==> flow/design.v <==
module bs_axi_if # (
    localparam integer C_S_AXI_DATA_WIDTH = 32,
    localparam integer C_S_AXI_ADDR_WIDTH = 16
) (
    input wire                                  s_axi_aclk,
    input wire                                  s_axi_aresetn,
    input wire [C_S_AXI_ADDR_WIDTH-1:0]         s_axi_awaddr,
    input wire                                  s_axi_awvalid,
    output logic                                s_axi_awready,
    input wire [C_S_AXI_DATA_WIDTH-1:0]         s_axi_wdata,   
    input wire [(C_S_AXI_DATA_WIDTH/8)-1:0]     s_axi_wstrb,
    input wire                                  s_axi_wvalid,
    output logic                                s_axi_wready,
    output logic [1:0]                          s_axi_bresp,
    output logic                                s_axi_bvalid,
    input wire                                  s_axi_bready,
    input wire [C_S_AXI_ADDR_WIDTH-1:0]         s_axi_araddr,
    input wire                                  s_axi_arvalid,
    output logic                                s_axi_arready,
    output logic [C_S_AXI_DATA_WIDTH-1:0]       s_axi_rdata,
    output logic [1:0]                          s_axi_rresp,
    output logic                                s_axi_rvalid,
    input wire                                  s_axi_rready,
    output logic            utc_time_update,
    output [5:0]            utc_time_second,
    output [5:0]            utc_time_minute,
    output [4:0]            utc_time_hour,
    output [4:0]            utc_time_day,
    output [3:0]            utc_time_month,
    output [7:0]            utc_time_year,
    output logic [7:0]      channel_enable,
    output logic            tstamp_patch_en,
    output logic            msg_wr_en,
    output logic [3:0]      msg_wr_strb,
    output logic [2:0]      msg_channel,
    output logic [7:0]      msg_offset,
    output logic [31:0]     msg_data
);
    wire            axi_wr_en =  s_axi_wready;
    wire [C_S_AXI_ADDR_WIDTH-1:0]     axi_waddr = s_axi_awaddr;
    wire [31:0]     axi_wdata = s_axi_wdata;
    wire            reg_wr_en = axi_wr_en;
    wire [C_S_AXI_ADDR_WIDTH-1:2]     reg_wr_index = axi_waddr[C_S_AXI_ADDR_WIDTH-1:2];
    wire [31:0]     reg_wr_data = axi_wdata;
    wire            axi_rd_en = s_axi_arvalid && s_axi_arready;
    wire [C_S_AXI_ADDR_WIDTH-1:0]     axi_raddr = s_axi_araddr;
    wire [C_S_AXI_ADDR_WIDTH-1:2]     reg_rd_index = axi_raddr[C_S_AXI_ADDR_WIDTH-1:2];
    logic [31:0]    axi_rdata;
    logic [31:0]    reg_rd_data;
    assign          s_axi_rdata = axi_rdata;
    wire reg_0_wen = axi_wr_en && reg_wr_index == 0;
    wire reg_1_wen = axi_wr_en && reg_wr_index == 1;
    wire reg_3_wen = axi_wr_en && reg_wr_index == 3;
    wire reg_4_wen = axi_wr_en && reg_wr_index == 4;
    always_ff @(posedge s_axi_aclk or negedge s_axi_aresetn) begin
        if (~s_axi_aresetn) begin
            s_axi_awready <= 0;
            s_axi_wready  <= 0;
            s_axi_bvalid  <= 0;
        end else begin
            if ((s_axi_awvalid && s_axi_wvalid) && !s_axi_awready && !(s_axi_bvalid && !s_axi_bready)) begin  
                s_axi_awready <= 1;
                s_axi_wready <= 1;
            end else begin
                s_axi_awready <= 0;
                s_axi_wready <= 0;
            end
            if (axi_wr_en) begin
                s_axi_bvalid <= 1;
            end else if (s_axi_bready) begin
                s_axi_bvalid <= 0;
            end
        end
    end
    assign s_axi_bresp = '0;
    always_ff @(posedge s_axi_aclk or negedge s_axi_aresetn) begin
        if (~s_axi_aresetn) begin
            s_axi_arready <= 0;
            s_axi_rvalid  <= 0;
            axi_rdata     <= 'x;
        end else begin
            if (s_axi_rvalid && !s_axi_rready) begin  
                s_axi_arready <= 0;
            end else if (s_axi_arvalid) begin
                s_axi_arready <= 0;
            end else begin
                s_axi_arready <= 1;
            end
            if (axi_rd_en) begin
                s_axi_rvalid <= 1;
                axi_rdata <= reg_rd_data;
            end else if (s_axi_rready) begin
                s_axi_rvalid <= 0;
            end
        end
    end
    assign s_axi_rresp = '0;
    logic [31:0] reg_0;  
    logic [31:0] reg_1;  
    logic [31:0] reg_3;  
    logic [31:0] reg_4;  
    always_ff @(posedge s_axi_aclk or negedge s_axi_aresetn) begin
        if (~s_axi_aresetn) begin
            reg_0 <= '0;
            reg_1 <= '0;
            reg_3 <= '0;
            reg_4 <= '0;
        end else begin
            if (reg_0_wen) begin
                reg_0 <= reg_wr_data;
            end
            if (reg_1_wen) begin
                reg_1 <= reg_wr_data;
            end
            if (reg_3_wen) begin
                reg_3 <= reg_wr_data;
            end
            if (reg_4_wen) begin
                reg_4 <= reg_wr_data;
            end
        end
    end
    always_ff @(posedge s_axi_aclk) begin
        if (axi_rd_en) begin
            case (axi_raddr[11:2])
                'h00: reg_rd_data <= reg_0;
                'h01: reg_rd_data <= reg_1;
                'h03: reg_rd_data <= reg_3;
                'h04: reg_rd_data <= reg_4;
                default:
                    reg_rd_data <= '0;
            endcase
        end
    end
    always_ff @(posedge s_axi_aclk or negedge s_axi_aresetn) begin
        if (~s_axi_aresetn) begin
            utc_time_update <= 0;
        end else begin
            utc_time_update <= axi_wr_en && reg_wr_index == 2 && reg_wr_data[31];
        end
    end
    always_ff @(posedge s_axi_aclk or negedge s_axi_aresetn) begin
        if (~s_axi_aresetn) begin
            msg_wr_en   <= 0;
            msg_wr_strb <= 'x;
            msg_channel <= 'x;
            msg_offset  <= 'x;
            msg_data    <= 'x;
        end else begin
            if (s_axi_awvalid && s_axi_awready && s_axi_awaddr[15:12] == 1) begin
                msg_wr_en   <= 1;
                msg_wr_strb <= s_axi_wstrb;
                msg_channel <= s_axi_awaddr[10:8];  
                msg_offset  <= {2'b0, s_axi_awaddr[7:2]};  
                msg_data    <= s_axi_wdata;
            end else begin
                msg_wr_en   <= 0;
            end
        end
    end
    assign utc_time_second = reg_0[0+:6];
    assign utc_time_minute = reg_0[8+:6];
    assign utc_time_hour   = reg_0[16+:5];
    assign utc_time_day    = reg_1[0+:5];
    assign utc_time_month  = reg_1[8+:4];
    assign utc_time_year   = reg_1[16+:8];
    assign channel_enable  = reg_3[0+:8];
    assign tstamp_patch_en = reg_4[0];
endmodule : bs_axi_if
# --- Tool chain data of bs_axi_if ---
# What the tools print for bs_axi_if, step after step.
# Line numbers count from 1 in the design file above.
# Cell names lack the library's common part.
inputs:
  design: "bs_axi_if"
  clock_port: "s_axi_aclk"
  library: "sky130hd"
  pvt_corner: "tt_025C_1v80"

# --- After elaboration ---
# Source: Yosys, flattened and elaborated, memories not mapped. Widths are those after wreduce. Registers that Yosys merges into a memory's read port (data or address) are not register bits. Print and check cells do not count. Equal cells are merged and count once.
classes:
  muxes: 9
  eq_ne: 8
  reduce_and_logical: 22
ops:
  columns: ["op", "n"]
  rows:
  - ["32-bit parallel mux with 4-bit select", 1]
  - ["14-bit by 2-bit == test with 1-bit output with constant B", 2]
  - ["1-bit logical AND", 14]
  - ["14-bit by 1-bit == test with 1-bit output with constant B", 1]
  - ["14-bit by 3-bit == test with 1-bit output with constant B", 1]
  - ["14-bit logical NOT", 1]
  - ["10-bit by 1-bit == test with 1-bit output with constant B", 1]
  - ["10-bit by 2-bit == test with 1-bit output with constant B", 1]
  - ["10-bit by 3-bit == test with 1-bit output with constant B", 1]
  - ["10-bit logical NOT", 1]
  - ["1-bit two-way mux", 8]
  - ["1-bit logical NOT", 4]
  - ["2-bit nonzero test", 2]
  - ["4-bit by 1-bit == test with 1-bit output with constant B", 1]
word_totals:
  output_inout_bits: 133
  reg_bits: 243
  wordCells: 55

# --- Depth ---
# Yosys ltp: most cells in a row. Word level: on the elaborated netlist, between registers, memories and ports. Mapped: between sequential cells and ports; inverters and the memories' decode and read muxes count.
depth:
  word_depth: 5
  abc_area: 0
  ltp_mapped: 6
  depth_no_buf: 3

# --- Mapped cells and area ---
# Source: synth_stat.txt of the flow (Yosys; design flattened, memories mapped). It holds for the ABC_AREA given above (unset counts as 0); a run with the other value may have another netlist.
# Totals and module areas in this step are rounded.
synth_totals:
  cells: 732
  ff_cells: 243
  synth_area_um2: 10600
types:
  columns: ["type", "n"]
  rows:
  - ["dfrtp_1", 211]
  - ["mux2_2", 170]
  - ["edfxtp_1", 32]
  - ["mux2_4", 30]
  - ["buf_4", 49]
  - ["mux2i_1", 32]
  - ["a221oi_1", 17]
  - ["nand3b_1", 15]
  - ["or2_2", 17]
  - ["or3_1", 16]
  - ["a21oi_1", 19]
  - ["a31oi_1", 14]
  - ["clkbuf_1", 22]
  - ["nand2_1", 22]
  - ["buf_2", 14]
  - ["nand3_1", 14]
  - ["mux2_1", 6]
  - ["buf_6", 4]
# Not listed: further types 15, cells in them 28.

# --- Worst setup path after synthesis ---
# Path of least setup slack by OpenSTA after synthesis, without wires, with an ideal clock, recovery checks aside; 20% of the period is set as input and as output delay. Where synthesis merged equal registers, the netlist keeps one of their names.
synth_path:
  kind: "input port to flip-flop"
  start: "input port s_axi_awaddr[13]"
  end: "register reg_4[10]"
  t_arrival_ns: 2.215
  path_slack_ns: -0.090
  path_delay_ns: 1.890
  setup_time_ns: 0.125
  driving_pins: 6
  period_ns: 2.25
  synth_period_reached_ns: 2.34
# "path_delay_ns" is the arrival time less input delay plus setup time.
# "driving_pins" counts driving pins, that of a launching flip-flop among them; a cell with two outputs on the path counts twice.
# "synth_period_reached_ns" = period - worst setup slack (recovery checks aside). The figure is calculated, with input and output delays left at 20% of the set period.
# The rows between start and end are the longest chain of elaborated cells between them; the timing report does not say that the signal goes this way. Where chains are equally long, one stands for them.
# Each line given opens the expression or statement behind the cell; cells for indexed reads and writes are added by Yosys, which also makes memories of some case tables.
synth_via:
  cell_sequence: "or4b_1 buf_2 or4_4 buf_6 buf_6 mux2_4"
  elab_chain_len: 2
  cells_between: 2
  classes_between: "1 x eq/ne; 1 x reduce/logical"
synth_rtl:
  columns: ["item", "line_no", "text"]
  rows:
  - ["start: declaration", 7, "input wire [C_S_AXI_ADDR_WIDTH-1:0]         s_axi_awaddr,"]
  - ["14-bit by 3-bit == test with 1-bit output", 54, "wire reg_4_wen = axi_wr_en && reg_wr_index == 4;"]
  - ["1-bit logical AND", 54, null]
  - ["end: assignment", 107, "reg_4 <= '0;"]
  - ["end: assignment", 119, "reg_4 <= reg_wr_data;"]
  - ["end: declaration", 101, "logic [31:0] reg_4;"]

# --- Path in the finished layout ---
# Path of least setup slack in the final report of entry A (OpenROAD, finished layout, wires in). Where an end is a register, its clock arrival counts in the times.
layout_path:
  kind: "input port to flip-flop"
  start: "input port s_axi_awaddr[13]"
  end: "register reg_3[1]"
  setup_time_ns: 0.12
  period_ns: 3.35
  t_arrival_ns: 2.95
  driving_pins: 6
  path_slack_ns: 0.81
# The rows between start and end are the longest chain of elaborated cells between them; the timing report does not say that the signal goes this way. Where chains are equally long, one stands for them.
layout_via:
  cell_sequence: "clkdlybuf4s50_1 or4b_1 buf_4 nor4_4 buf_4 mux2_2"
  elab_chain_len: 2
  cells_between: 2
  classes_between: "1 x eq/ne; 1 x reduce/logical"
layout_rtl:
  columns: ["item", "line_no", "text"]
  rows:
  - ["start: declaration", 7, "input wire [C_S_AXI_ADDR_WIDTH-1:0]         s_axi_awaddr,"]
  - ["14-bit by 2-bit == test with 1-bit output", 53, "wire reg_3_wen = axi_wr_en && reg_wr_index == 3;"]
  - ["1-bit logical AND", 53, null]
  - ["end: assignment", 106, "reg_3 <= '0;"]
  - ["end: assignment", 116, "reg_3 <= reg_wr_data;"]
  - ["end: declaration", 100, "logic [31:0] reg_3;"]

Measured results for bs_axi_if: 2 stored runs of the Yosys and OpenROAD flow on sky130hd. The settings differ; the order carries no meaning. The constraints put input and output delay at 20% of the set period each and load the outputs with 0.01 pF.
"worst_setup_path_time_ns": the worst setup path's part of the clock period (all of it between registers, 20% less for each end at a port) less its slack. A launch clock that arrives late makes it longer, a capture clock that arrives late makes it shorter.
"power.total_uw" rests on the timing tool's default activity at the inputs, not on a simulated workload.
Measured values are rounded.

--- entry A ---
==> flow/run.sh <==
#!/bin/bash
# the make line also repeats the synthesis and layout settings of config.mk as NAME=value (left out here)
make -C /OpenROAD-flow-scripts/flow DESIGN_CONFIG=/design/flow/config.mk WORK_HOME=/design/flow/orfs CLKGATE_MAP_FILE= finish
==> flow/config.mk <==
export PLATFORM = sky130hd
export DESIGN_NAME = bs_axi_if
export DESIGN_NICKNAME = bs_axi_if
export VERILOG_FILES = /design/flow/design.v
export SDC_FILE = /design/flow/constraint.sdc
export NUM_CORES = 4
export LEC_CHECK = 0
export CAP_MARGIN = 20
export CORE_ASPECT_RATIO = 1.12
export CORE_MARGIN = 2
export CORE_UTILIZATION = 53
export CTS_CLUSTER_SIZE = 47
export HOLD_SLACK_MARGIN = 0.2
export MAX_ROUTING_LAYER = met5
export MIN_ROUTING_LAYER = met2
export SLEW_MARGIN = 5
==> flow/constraint.sdc <==
create_clock -name core_clock -period 3.35 [get_ports {s_axi_aclk}]
set_input_delay 0.6700 -clock core_clock [delete_from_list [all_inputs] [get_ports {s_axi_aclk}]]
set_output_delay 0.6700 -clock core_clock [all_outputs]
set_load 0.01 [all_outputs]

==> results, as YAML <==
results:
  worst_setup_path_time_ns: 1.87
  critical_path_type: "input port to flip-flop"
  total_negative_slack_ns: 0.000
  ws_setup_ns: 0.811
  finish.utilization_frac: 0.688
  power.total_uw: 6970
  ys_area_um2: 10600
  dieArea_um2: 21100

--- entry B ---
==> flow/run.sh <==
#!/bin/bash
# the make line also repeats the synthesis and layout settings of config.mk as NAME=value (left out here)
make -C /OpenROAD-flow-scripts/flow DESIGN_CONFIG=/design/flow/config.mk WORK_HOME=/design/flow/orfs CLKGATE_MAP_FILE= finish
==> flow/config.mk <==
export PLATFORM = sky130hd
export DESIGN_NAME = bs_axi_if
export DESIGN_NICKNAME = bs_axi_if
export VERILOG_FILES = /design/flow/design.v
export SDC_FILE = /design/flow/constraint.sdc
export NUM_CORES = 4
export LEC_CHECK = 0
export ABC_AREA = 1
export CAP_MARGIN = 20
export CELL_PAD_IN_SITES_DETAIL_PLACEMENT = 0
export CORE_MARGIN = 2
export CORE_UTILIZATION = 59
export CTS_CLUSTER_SIZE = 38
export GPL_ROUTABILITY_DRIVEN = 1
export GPL_TIMING_DRIVEN = 0
export SETUP_SLACK_MARGIN = -0.06
export SLEW_MARGIN = 30
export TNS_END_PERCENT = 60
==> flow/constraint.sdc <==
create_clock -name core_clock -period 1.54 [get_ports {s_axi_aclk}]
set_input_delay 0.3080 -clock core_clock [delete_from_list [all_inputs] [get_ports {s_axi_aclk}]]
set_output_delay 0.3080 -clock core_clock [all_outputs]
set_load 0.01 [all_outputs]

==> results, as YAML <==
results:
  worst_setup_path_time_ns: 1.31
  critical_path_type: "input port to flip-flop"
  total_negative_slack_ns: -0.789
  ws_setup_ns: -0.078
  finish.utilization_frac: 0.791
  power.total_uw: 14700
  ys_area_um2: 10700
  dieArea_um2: 19200
