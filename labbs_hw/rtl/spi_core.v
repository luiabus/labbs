==> flow/design.v <==
`timescale 1ns / 1ps
module spi_core
    #(
        parameter BASE = 0,
        parameter WIDTH = 8,
        parameter CLK_IDLE = 0,
        parameter SEN_IDLE = 24'hffffff
    )
    (
        input clock, input reset,
        input set_stb, input [7:0] set_addr, input [31:0] set_data,
        output [31:0] readback,
        output reg readback_stb,
        output ready,
        output [WIDTH-1:0] sen,
        output sclk,
        output reg mosi,
        input miso,
        output [31:0] debug
    );
    reg [15:0] sclk_divider = 16'd9;
    reg [23:0] slave_select = 24'd1;
    reg [5:0] num_bits = 6'd24;
    reg datain_edge = 0;
    reg dataout_edge = 1;
    wire [31:0] mosi_data;
    wire trigger_spi;
    spi_core_setting_reg #(.my_addr(BASE+2),.width(32)) data_sr(
        .clk(clock),.rst(reset),.strobe(set_stb),.addr(set_addr),.in(set_data),
        .out(mosi_data),.changed(trigger_spi));
    localparam WAIT_TRIG = 0;
    localparam PRE_IDLE = 1;
    localparam CLK_REG = 2;
    localparam CLK_INV = 3;
    localparam POST_IDLE = 4;
    localparam IDLE_SEN = 5;
    reg [2:0] state;
    reg ready_reg;
    assign ready = ready_reg && ~trigger_spi;
    reg sclk_reg;
    assign sclk = sclk_reg;
    wire sen_is_idle = (state == WAIT_TRIG) || (state == IDLE_SEN);
    wire [23:0] sen24 = (sen_is_idle)? SEN_IDLE : (SEN_IDLE ^ slave_select);
    reg [WIDTH-1:0] sen_reg = SEN_IDLE;
    always @(posedge clock) begin
      if (reset) begin
        sen_reg <= SEN_IDLE;
      end else begin
        sen_reg <= sen24[WIDTH-1:0];
      end
    end
    assign sen = sen_reg;
    reg [31:0] dataout_reg;
    wire [31:0] dataout_next = {dataout_reg[30:0], 1'b0};
    always @(posedge clock)
      mosi <= dataout_reg[31];
    reg         miso_pipe, miso_pipe2;
    always @(posedge clock) begin
       miso_pipe2 <= miso;
       miso_pipe <= miso_pipe2;
    end
    reg [31:0] datain_reg;
    wire [31:0] datain_next = {datain_reg[30:0], miso_pipe};
    assign readback = datain_reg;
    reg [15:0] sclk_counter;
    wire sclk_counter_done = (sclk_counter == sclk_divider);
    wire [15:0] sclk_counter_next = (sclk_counter_done)? 0 : sclk_counter + 1;
    reg [6:0] bit_counter;
    wire [6:0] bit_counter_next = bit_counter + 1;
    wire bit_counter_done = (bit_counter_next == num_bits);
    always @(posedge clock) begin
        if (reset) begin
            state <= WAIT_TRIG;
            sclk_reg <= CLK_IDLE;
            ready_reg <= 0;
            readback_stb <= 1'b0;
        end
        else begin
            case (state)
            WAIT_TRIG: begin
                if (trigger_spi) state <= PRE_IDLE;
                readback_stb <= 1'b0;
                ready_reg <= ~trigger_spi;
                dataout_reg <= mosi_data;
                sclk_counter <= 0;
                bit_counter <= 0;
                sclk_reg <= CLK_IDLE;
            end
            PRE_IDLE: begin
                if (sclk_counter_done) state <= CLK_REG;
                sclk_counter <= sclk_counter_next;
                sclk_reg <= CLK_IDLE;
            end
            CLK_REG: begin
                if (sclk_counter_done) begin
                    state <= CLK_INV;
                    if (datain_edge  != CLK_IDLE)                     datain_reg  <= datain_next;
                    if (dataout_edge != CLK_IDLE && bit_counter != 0) dataout_reg <= dataout_next;
                    sclk_reg <= ~CLK_IDLE;  
                end
                sclk_counter <= sclk_counter_next;
            end
            CLK_INV: begin
                if (sclk_counter_done) begin
                    state <= (bit_counter_done)? POST_IDLE : CLK_REG;
                    bit_counter <= bit_counter_next;
                    if (datain_edge  == CLK_IDLE)                      datain_reg  <= datain_next;
                    if (dataout_edge == CLK_IDLE && ~bit_counter_done) dataout_reg <= dataout_next;
                    sclk_reg <= CLK_IDLE;  
                end
                sclk_counter <= sclk_counter_next;
            end
            POST_IDLE: begin
                if (sclk_counter_done) state <= IDLE_SEN;
                sclk_counter <= sclk_counter_next;
                sclk_reg <= CLK_IDLE;
            end
            IDLE_SEN: begin
                if (sclk_counter_done) begin
                  ready_reg <= 1'b1;
                  readback_stb <= 1'b1;
                  state <= WAIT_TRIG;
                end
                sclk_counter <= sclk_counter_next;
                sclk_reg <= CLK_IDLE;
            end
            default: state <= WAIT_TRIG;
            endcase  
        end
    end
    assign debug = {
        trigger_spi, state,  
        sclk, mosi, miso, ready,  
        1'b0, bit_counter[6:0],  
        sclk_counter_done, bit_counter_done,  
        sclk_counter[5:0]  
    };
endmodule  
module spi_core_setting_reg
  #(parameter my_addr = 0, 
    parameter awidth = 8,
    parameter width = 32,
    parameter at_reset=0)
    (input clk, input rst, input strobe, input wire [awidth-1:0] addr,
     input wire [31:0] in, output reg [width-1:0] out, output reg changed);
   always @(posedge clk)
     if(rst)
       begin
      out <= at_reset;
      changed <= 1'b0;
       end
     else
       if(strobe & (my_addr==addr))
     begin
        out <= in[width-1:0];
        changed <= 1'b1;
     end
       else
     changed <= 1'b0;
endmodule  
# ---- Tool chain data of spi_core
# The steps from the RTL of spi_core to its reports follow in flow order.
# Line numbers count from 1 in the design file above.
# Operators carry their Yosys type and port widths (W data, S select, Z words).
# Cell names lack the library's common part.
# The mark - stands for no value.
dict set report inputs {
  top {spi_core}
  clk_port {clock}
  lib {sky130hd}
  pvt_corner {tt_025C_1v80}
}

# ---- Word level
# Source: Yosys, flattened and elaborated, memories not mapped. Widths are those after wreduce. Registers that Yosys merges into a memory's read port (data or address) are not register bits. Print and check cells do not count. Equal cells are merged and count once.
dict set report word_totals {
  wordCells 74
  output_inout_bits 76
  reg_bits 137
  input_bits 44
}
dict set report op_classes {
  muxes 22
  n_addsub 2
  equal 15
  reduce_and_logical 18
  logic 3
}
# cell count
set op_table {}
lappend op_table {{$pmux W32 S2} 1}
lappend op_table {{$mux W32} 2}
lappend op_table {{$pmux W16 S2} 1}
lappend op_table {{$mux W3} 7}
lappend op_table {{$pmux W3 S6} 1}
lappend op_table {{$add A16 B1 Y16 const B} 1}
lappend op_table {{$eq A16 B4 Y1 const B} 1}
lappend op_table {{$mux W16} 1}
lappend op_table {{$pmux W7 S2} 1}
lappend op_table {{$ne A2 B2 Y1 const B} 6}
lappend op_table {{$reduce_and A3 Y1} 3}
lappend op_table {{$eq A2 B8 Y1 const A} 1}
lappend op_table {{$reduce_bool A2 Y1} 4}
lappend op_table {{$add A7 B1 Y7 const B} 1}
lappend op_table {{$eq A7 B5 Y1 const B} 1}
lappend op_table {{$reduce_bool A7 Y1} 1}
lappend op_table {{$mux W7} 1}
lappend op_table {{$eq A3 B2 Y1 const B} 2}
lappend op_table {{$eq A3 B3 Y1 const B} 2}
lappend op_table {{$reduce_and A6 Y1} 1}
lappend op_table {{$reduce_or A5 Y1} 1}
lappend op_table {{$reduce_and A2 Y1} 2}
lappend op_table {{$reduce_and A4 Y1} 1}
lappend op_table {{$reduce_or A4 Y1} 1}
lappend op_table {{$pmux W1 S2} 2}
lappend op_table {{$mux W1} 4}
lappend op_table {{$eq A3 B1 Y1 const B} 1}
lappend op_table {{$logic_not A3 Y1} 1}
# Other operator kinds: 7; their cells: 8.

# ---- Logic depth
# Longest topological path by Yosys (ltp), each cell counted once; first at word level (registers and memories cut), then after technology mapping (sequential cells cut; the memories' decode and read muxes count).
dict set report logic_depth {
  word_depth 5
  ABC_AREA 0
  mapped_depth 7
}

# ---- Mapped cells and area
# Yosys stat after the flow's synthesis: flattened, memories mapped to cells. It holds for the ABC_AREA given above (unset counts as 0); a run with the other value may have another netlist.
# Totals and module areas in this step are rounded.
# cell_type count type_area_um2
set by_type {}
lappend by_type {edfxtp_1 87 2.61E+03}
lappend by_type {dfxtp_1 43 860.826}
lappend by_type {mux2_2 31 349.085}
lappend by_type {mux2i_1 33 330.317}
lappend by_type {nor2_1 59 221.462}
lappend by_type {buf_4 29 217.709}
lappend by_type {xnor2_1 9 78.826}
lappend by_type {xor2_1 7 61.309}
lappend by_type {nand4_1 9 56.304}
lappend by_type {ha_1 4 50.048}
lappend by_type {clkbuf_1 12 45.043}
lappend by_type {nor4_4 2 42.541}
lappend by_type {nor3_1 8 40.038}
lappend by_type {a21oi_1 7 35.034}
lappend by_type {nand3_1 7 35.034}
lappend by_type {nand2_1 9 33.782}
lappend by_type {nor4_1 5 31.28}
lappend by_type {or4b_4 2 27.526}
# Not listed: further types 30, cells in them 54.
dict set report synth_totals {
  stdcells 417
  ff_cells 130
  seqArea_um2 3470
  synth_area_um2 5490
}
# By module: a second synthesis without flattening, with its own total; a netlist apart from the flattened one above.
dict set report unflattened {
  cells_unflattened 442
  area_unflattened_um2 5750
}
# Rows give one instance, submodules left out.
# mod mod_seq_area_um2 n_cells area_um2 instances
set modules {}
lappend modules {spi_core 2810 299 4260 1}
lappend modules {spi_core_setting_reg 661 143 1490 1}

# ---- Timing after synthesis
# Path of least setup slack by OpenSTA after synthesis, without wires, with an ideal clock, recovery checks aside; 20% of the period is set as input and as output delay. Where synthesis merged equal registers, the netlist keeps one of their names.
dict set report synth_path {
  kind {input -> register}
  from {input port reset}
  to {register dataout_reg[0]}
  tclk_ps 8340
  slack_ps 2653
  path_delay_ps 4019
  required_ps 7839
  n_path_buf 2
  setup_ps 501
  stages 3
  arrival_time_ps 5186
  input_delay_ps 1668
  period_less_setup_slack_ps 5687
}
# "path_delay_ps" = arrival - input delay + setup time.
# "stages": output pins that drive a net of the path, with the launching flip-flop's if there is one; two outputs of one cell count as two.
# "period_less_setup_slack_ps" is the clock period less the worst setup slack; recovery checks do not enter. This is arithmetic on one report: input and output delays are still those of the set period (20% each).
# Between the ends stands the longest chain of elaborated cells between them, by number of cells; it is not shown to be the way that was timed. Of several equally long chains one is given.
# A line is the first line of the expression or statement that the cell stems from. Yosys adds cells for indexed reads and writes and turns some case tables into memories.
# A register here has more assigning lines than the two given.
dict set report synth_via {
  path_cell_list {clkbuf_1 clkbuf_1 nor4_1}
  elab_chain_cells 2
  cells_between 2
  lines_between 0
  classes_between {logic: 1; reduce/logical: 1}
}
# element line_no
set synth_lines {}
lappend synth_lines {{start, declared} 10} ;# input clock, input reset,
lappend synth_lines {{$not A1 Y1} -}
lappend synth_lines {{$reduce_and A4 Y1} -}
lappend synth_lines {{end, assigned} 84} ;# dataout_reg <= mosi_data;
lappend synth_lines {{end, assigned} 98} ;# if (dataout_edge != CLK_IDLE && bit_counter != 0) dataout_reg <= dataout_next;
lappend synth_lines {{end, declared} 53} ;# reg [31:0] dataout_reg;

# ---- Worst path after layout
# From the final timing report of stored run 1: the path of least setup slack in the routed layout; clock arrival at registers is part of the times.
# The path's times are printed in steps of 10 ps; the period is the one set.
dict set report layout_path {
  kind {register -> output}
  from {register sclk_counter[1]}
  to {output port debug[7]}
  arrival_time_ps 2410
  n_path_buf 2
  slack_ps 150
  stages 8
  required_ps 2560
  tclk_ps 3200
}
# Between the ends stands the longest chain of elaborated cells between them, by number of cells; it is not shown to be the way that was timed. Of several equally long chains one is given.
# A register here has more assigning lines than the two given.
dict set report layout_via {
  path_cell_list {edfxtp_1 inv_1 ha_1 or4b_4 nor2_4 and2_1 buf_4 dlygate4sd2_1}
  elab_chain_cells 1
  cells_between 1
  lines_between 1
  classes_between {eq/ne: 1}
}
# element line_no
set layout_lines {}
lappend layout_lines {{start, declared} 65} ;# reg [15:0] sclk_counter;
lappend layout_lines {{start, assigned} 91} ;# sclk_counter <= sclk_counter_next;
lappend layout_lines {{start, assigned} 101} ;# sclk_counter <= sclk_counter_next;
lappend layout_lines {{$eq A16 B4 Y1} 66} ;# wire sclk_counter_done = (sclk_counter == sclk_divider);
lappend layout_lines {{end, declared} 19} ;# output [31:0] debug

; Module spi_core, platform sky130hd: 2 stored runs of the flow (Yosys, OpenROAD) with differing settings, in no particular order. Input and output delays are each 20% of the period that was set; the output load is 0.01 pF.
; "period_less_ws_ps": clock period set for the run, less the worst setup slack. It is reckoned from that one timing run; input and output delays stay at 20% of the period that was set.
; "design_power_mw" is the tool's figure for a default switching activity; nothing was simulated.
; The measured numbers are rounded.

[stored run 1: settings]
period_ns = 3.2
CORE_UTILIZATION = 16
PLACE_DENSITY_LB_ADDON = 0.1
CORE_ASPECT_RATIO = 1.31
CORE_MARGIN = 9
GPL_TIMING_DRIVEN = 0
GPL_ROUTABILITY_DRIVEN = 1
CTS_CLUSTER_DIAMETER = 191
CAP_MARGIN = 0
SLEW_MARGIN = 20
[stored run 1: results]
die_footprint_um2 = 41400
design_power_mw = 3.90
worst_hold_slack_ps = 332
yosys_chip_area_um2 = 5490
timing.setup.ws_ps = 147
final_util_pct = 23.0
fin_tns_ps = 0
period_less_ws_ps = 3053

[stored run 2: settings]
period_ns = 7.58
CORE_UTILIZATION = 67
PLACE_DENSITY_LB_ADDON = 0.26
CELL_PAD_IN_SITES_GLOBAL_PLACEMENT = 3
TNS_END_PERCENT = 95
CTS_CLUSTER_SIZE = 82
CAP_MARGIN = 20
CORE_MARGIN = 2
SLEW_MARGIN = 20
[stored run 2: results]
outcome = no results, placement failed with FLW-0024
